==> flow/design.v <==
module mini_ALU_16bit_DIV(
    input clk,
    input rst,
    input start,
    input [15:0] X,
    input [15:0] Y,
    output [15:0] quot,
    output [15:0] rem,
    output overflow,
    output reg valid
);
    reg [32:0] Z,next_Z,Z_temp,Z_temp1;
    reg next_state, pres_state;
    reg [3:0] count,next_count;
    reg  next_valid;
    parameter IDLE = 1'b0;
    parameter START = 1'b1;
    assign rem = Z[31:16];
    assign quot = Z[15:0];
    always @ (posedge clk or negedge rst) begin
            if(!rst) begin
                Z          <= 32'd0;
                valid      <= 1'b0;
                pres_state <= 1'b0;
                count      <= 4'd0;
            end
            else begin
                Z          <= next_Z;
                valid      <= next_valid;
                pres_state <= next_state;
                count      <= next_count;
            end
        end
    always @ (*) begin 
            case(pres_state)
                IDLE:
                    begin
                        next_count = 4'b0;
                        next_valid = 1'b0;
                        if(start) begin
                            next_state = START;
                            next_Z     = {16'd0,X};
                        end
                        else begin
                            next_state = pres_state;
                            next_Z     = 32'd0;
                        end
                    end
                START:
                    begin
                        next_count = count + 1'b1;
                        Z_temp     = Z << 1;
                        Z_temp1    = {Z_temp[31:16]-Y,Z_temp[15:0]};
                        next_Z     = Z_temp1[31] ? {Z_temp[31:16],Z_temp[15:1],1'b0} : 
                                        {Z_temp1[31:16],Z_temp[15:1],1'b1};
                        next_valid = (&count) ? 1'b1 : 1'b0; 
                        next_state = (&count) ? IDLE : pres_state;	
                    end
            endcase
    end
    assign overflow = (Y==16'd0)?1'b1:1'b0;
endmodule
== Step by step through the tools: mini_ALU_16bit_DIV ==
Tool output for the design above, in the order of the flow.
Lines are those of the file above, counted from 1.
Operators carry their Yosys type and port widths (W data, S select, Z words).
Cell names lack the library's common part.
A cell with n/a has no value.

* Top module: mini_ALU_16bit_DIV
* Clock: clk
* Standard-cell library: sky130hd
* Corner: tt_025C_1v80

== Elaborated design ==
Counts by Yosys on the flattened word-level netlist (proc, flatten, opt, wreduce; memories kept). Register bits leave out memories and registers merged into their read ports (data or address); mux counts leave out enables and synchronous resets folded into registers. Print and check cells are left out. Cells with the same type and inputs are merged into one.

* Word-level cells: 19
* Input port bits: 35
* Bits in registers: 38

* Bitwise gates (word level): 1
* Reduce/logical cells: 2
* $add $sub $neg: 2
* Multiplexer cells: 10

{| class="wikitable"
|+ Operators with widths
! operator !! number
|-
| $pmux W32 S2 || 1
|-
| $mux W32 || 1
|-
| $sub A16 B16 Y16 || 1
|-
| $logic_not A16 Y1 || 1
|-
| $mux W16 || 1
|-
| $pmux W4 S2 || 1
|-
| $add A4 B1 Y4 const B || 1
|-
| $reduce_and A4 Y1 || 1
|-
| $pmux W1 S2 || 2
|-
| $mux W1 || 4
|-
| $not A1 Y1 || 1
|}

== Longest topological paths ==
Longest topological path by Yosys (ltp), each cell counted once; first at word level (registers and memories cut), then after technology mapping (sequential cells cut; the memories' decode and read muxes count).

* Word-level depth: 3
* ABC_AREA: 0
* Mapped depth: 10
* Mapped depth without buffers: 9

== Mapped cells and area ==
Yosys stat after the flow's synthesis: flattened, memories mapped to cells. It holds for the ABC_AREA given above (unset counts as 0); a run with the other value may have another netlist.

* Flip-flops: 38
* Mapped area: 2392.3 sq um
* Cell count: 259
* Buffers: 12
* Sequential part of the area: 950.9 sq um

{| class="wikitable"
|+ Cells by type
! cell type !! number !! total area (sq um)
|-
| dfrtp_1 || 38 || 950.912
|-
| ha_1 || 16 || 200.192
|-
| a22o_1 || 14 || 122.618
|-
| a21oi_1 || 23 || 115.11
|-
| xnor2_1 || 9 || 78.826
|-
| inv_1 || 20 || 75.072
|-
| o21ai_0 || 13 || 65.062
|-
| a21o_1 || 8 || 60.058
|-
| nand2_1 || 16 || 60.058
|-
| nor2_1 || 16 || 60.058
|-
| nand3_1 || 11 || 55.053
|-
| xor2_1 || 5 || 43.792
|-
| nand4_1 || 6 || 37.536
|-
| nor4_1 || 5 || 31.28
|-
| mux2i_1 || 3 || 30.029
|-
| o211ai_1 || 4 || 30.029
|-
| nand2b_1 || 4 || 25.024
|-
| clkbuf_1 || 6 || 22.522
|}

Other cell types: 29; their cells: 42.

== Timing after synthesis ==
Source: OpenSTA report_checks on the synthesized netlist (no wires, ideal clock, input and output delay 20% of the period each), path of least setup slack; recovery checks are left aside. Register names are those of the netlist, which keeps one name where synthesis merged equal registers.

* Path type: input port to flip-flop
* Start: input Y[7]
* End: register Z[30]
* Path delay: 1.741 ns
* Path slack: 0.579 ns
* Launch time at the first pin: 0.580 ns
* Path buffers: 1
* Library setup time: 0.099 ns
* Driving pins on the path: 9
* External input delay: 0.580 ns
* Data arrival time: 2.222 ns
* Clock period: 2.9 ns
* Synthesis period reached: 2.321 ns

"path delay" = arrival - input delay + setup time.
"driving pins on the path" counts driving pins, that of a launching flip-flop among them; a cell with two outputs on the path counts twice.
"synthesis period reached" = period - worst setup slack (recovery checks aside). The figure is calculated, with input and output delays left at 20% of the set period.
Between the ends stands the longest chain of elaborated cells between them, by number of cells; it is not shown to be the way that was timed. Of several equally long chains one is given.
A line is the first line of the expression or statement that the cell stems from. Yosys adds cells for indexed reads and writes and turns some case tables into memories.

* Path through: inv_1 ha_1 buf_2 a21o_1 a221oi_1 a21bo_2 nor4_1 a41oi_1 a311oi_1
* Cells in the longest elaborated chain: 3
* Elaborated cells on any way between the ends: 3
* Source lines of those cells: 3
* Those cells by class: 1 x add/sub; 2 x mux

{| class="wikitable"
|+ RTL lines, path post-synthesis
! what !! RTL line !! RTL
|-
| start: declaration || 6 || <nowiki>input [15:0] Y,</nowiki>
|-
| $sub A16 B16 Y16 || 53 || <nowiki>Z_temp1    = {Z_temp[31:16]-Y,Z_temp[15:0]};</nowiki>
|-
| $mux W32 || 54 || <nowiki>next_Z     = Z_temp1[31] ? {Z_temp[31:16],Z_temp[15:1],1'b0} :</nowiki>
|-
| $pmux W32 S2 || 35 || <nowiki>case(pres_state)</nowiki>
|-
| end: assignment || 22 || <nowiki>Z          <= 32'd0;</nowiki>
|-
| end: assignment || 28 || <nowiki>Z          <= next_Z;</nowiki>
|}

== Worst path after layout ==
Path of least setup slack in the final report of run A (OpenROAD, finished layout, wires in). Where an end is a register, its clock arrival counts in the times.

* Path type: input port to flip-flop
* Start: input Y[1]
* End: register Z[21]
* Path buffers: 2
* Data arrival time: 2.55 ns
* Driving pins on the path: 10
* Clock period: 2.26 ns
* Library setup time: 0.08 ns
* Path slack: -0.06 ns
* Launch time at the first pin: 0.45 ns
* External input delay: 0.45 ns

Between the ends stands the longest chain of elaborated cells between them, by number of cells; it is not shown to be the way that was timed. Of several equally long chains one is given.

* Path through: clkdlybuf4s15_1 inv_1 ha_1 nand2b_1 a21o_1 a2111o_1 a21oi_4 buf_12 o21ai_1 a21oi_1
* Cells in the longest elaborated chain: 3
* Elaborated cells on any way between the ends: 3
* Source lines of those cells: 3
* Those cells by class: 1 x add/sub; 2 x mux

{| class="wikitable"
|+ RTL lines, path post-layout
! what !! RTL line !! RTL
|-
| start: declaration || 6 || <nowiki>input [15:0] Y,</nowiki>
|-
| $sub A16 B16 Y16 || 53 || <nowiki>Z_temp1    = {Z_temp[31:16]-Y,Z_temp[15:0]};</nowiki>
|-
| $mux W32 || 54 || <nowiki>next_Z     = Z_temp1[31] ? {Z_temp[31:16],Z_temp[15:1],1'b0} :</nowiki>
|-
| $pmux W32 S2 || 35 || <nowiki>case(pres_state)</nowiki>
|-
| end: assignment || 22 || <nowiki>Z          <= 32'd0;</nowiki>
|-
| end: assignment || 28 || <nowiki>Z          <= next_Z;</nowiki>
|}

## Implementation results

Top module mini_ALU_16bit_DIV; platform sky130hd; tools Yosys and OpenROAD; 2 stored runs in no particular order. Input and output delays are each 20% of the period that was set; the output load is 0.01 pF.
"clock period reached" = clock period - worst setup slack. The figure is calculated, with input and output delays left at 20% of the set period.

=== Run A ===
{| class="wikitable"
! Setting !! Value
|-
| period_ns || 2.26
|-
| CORE_UTILIZATION || 48
|-
| PLACE_DENSITY_LB_ADDON || 0.27
|-
| GPL_ROUTABILITY_DRIVEN || 0
|-
| CAP_MARGIN || 20
|-
| CORE_MARGIN || 2
|-
| SLEW_MARGIN || 20
|-
! Result !! Value
|-
| Total negative slack || -0.386 ns
|-
| Chip area after synthesis (Yosys) || 2392.3 sq um
|-
| Die size || 5564.4 sq um
|-
| Utilization || 0.834
|-
| Clock period reached || 2.324 ns
|-
| Worst setup slack after layout || -0.064 ns
|}

=== Run B ===
{| class="wikitable"
! Setting !! Value
|-
| period_ns || 1.98
|-
| CAP_MARGIN || 20
|-
| CORE_MARGIN || 2
|-
| CORE_UTILIZATION || 40
|-
| SLEW_MARGIN || 20
|-
! Result !! Value
|-
| Total negative slack || -3.567 ns
|-
| Worst setup slack after layout || -0.258 ns
|-
| Chip area after synthesis (Yosys) || 2392.3 sq um
|-
| Utilization || 0.728
|-
| Clock period reached || 2.238 ns
|-
| Die size || 6615.4 sq um
|}
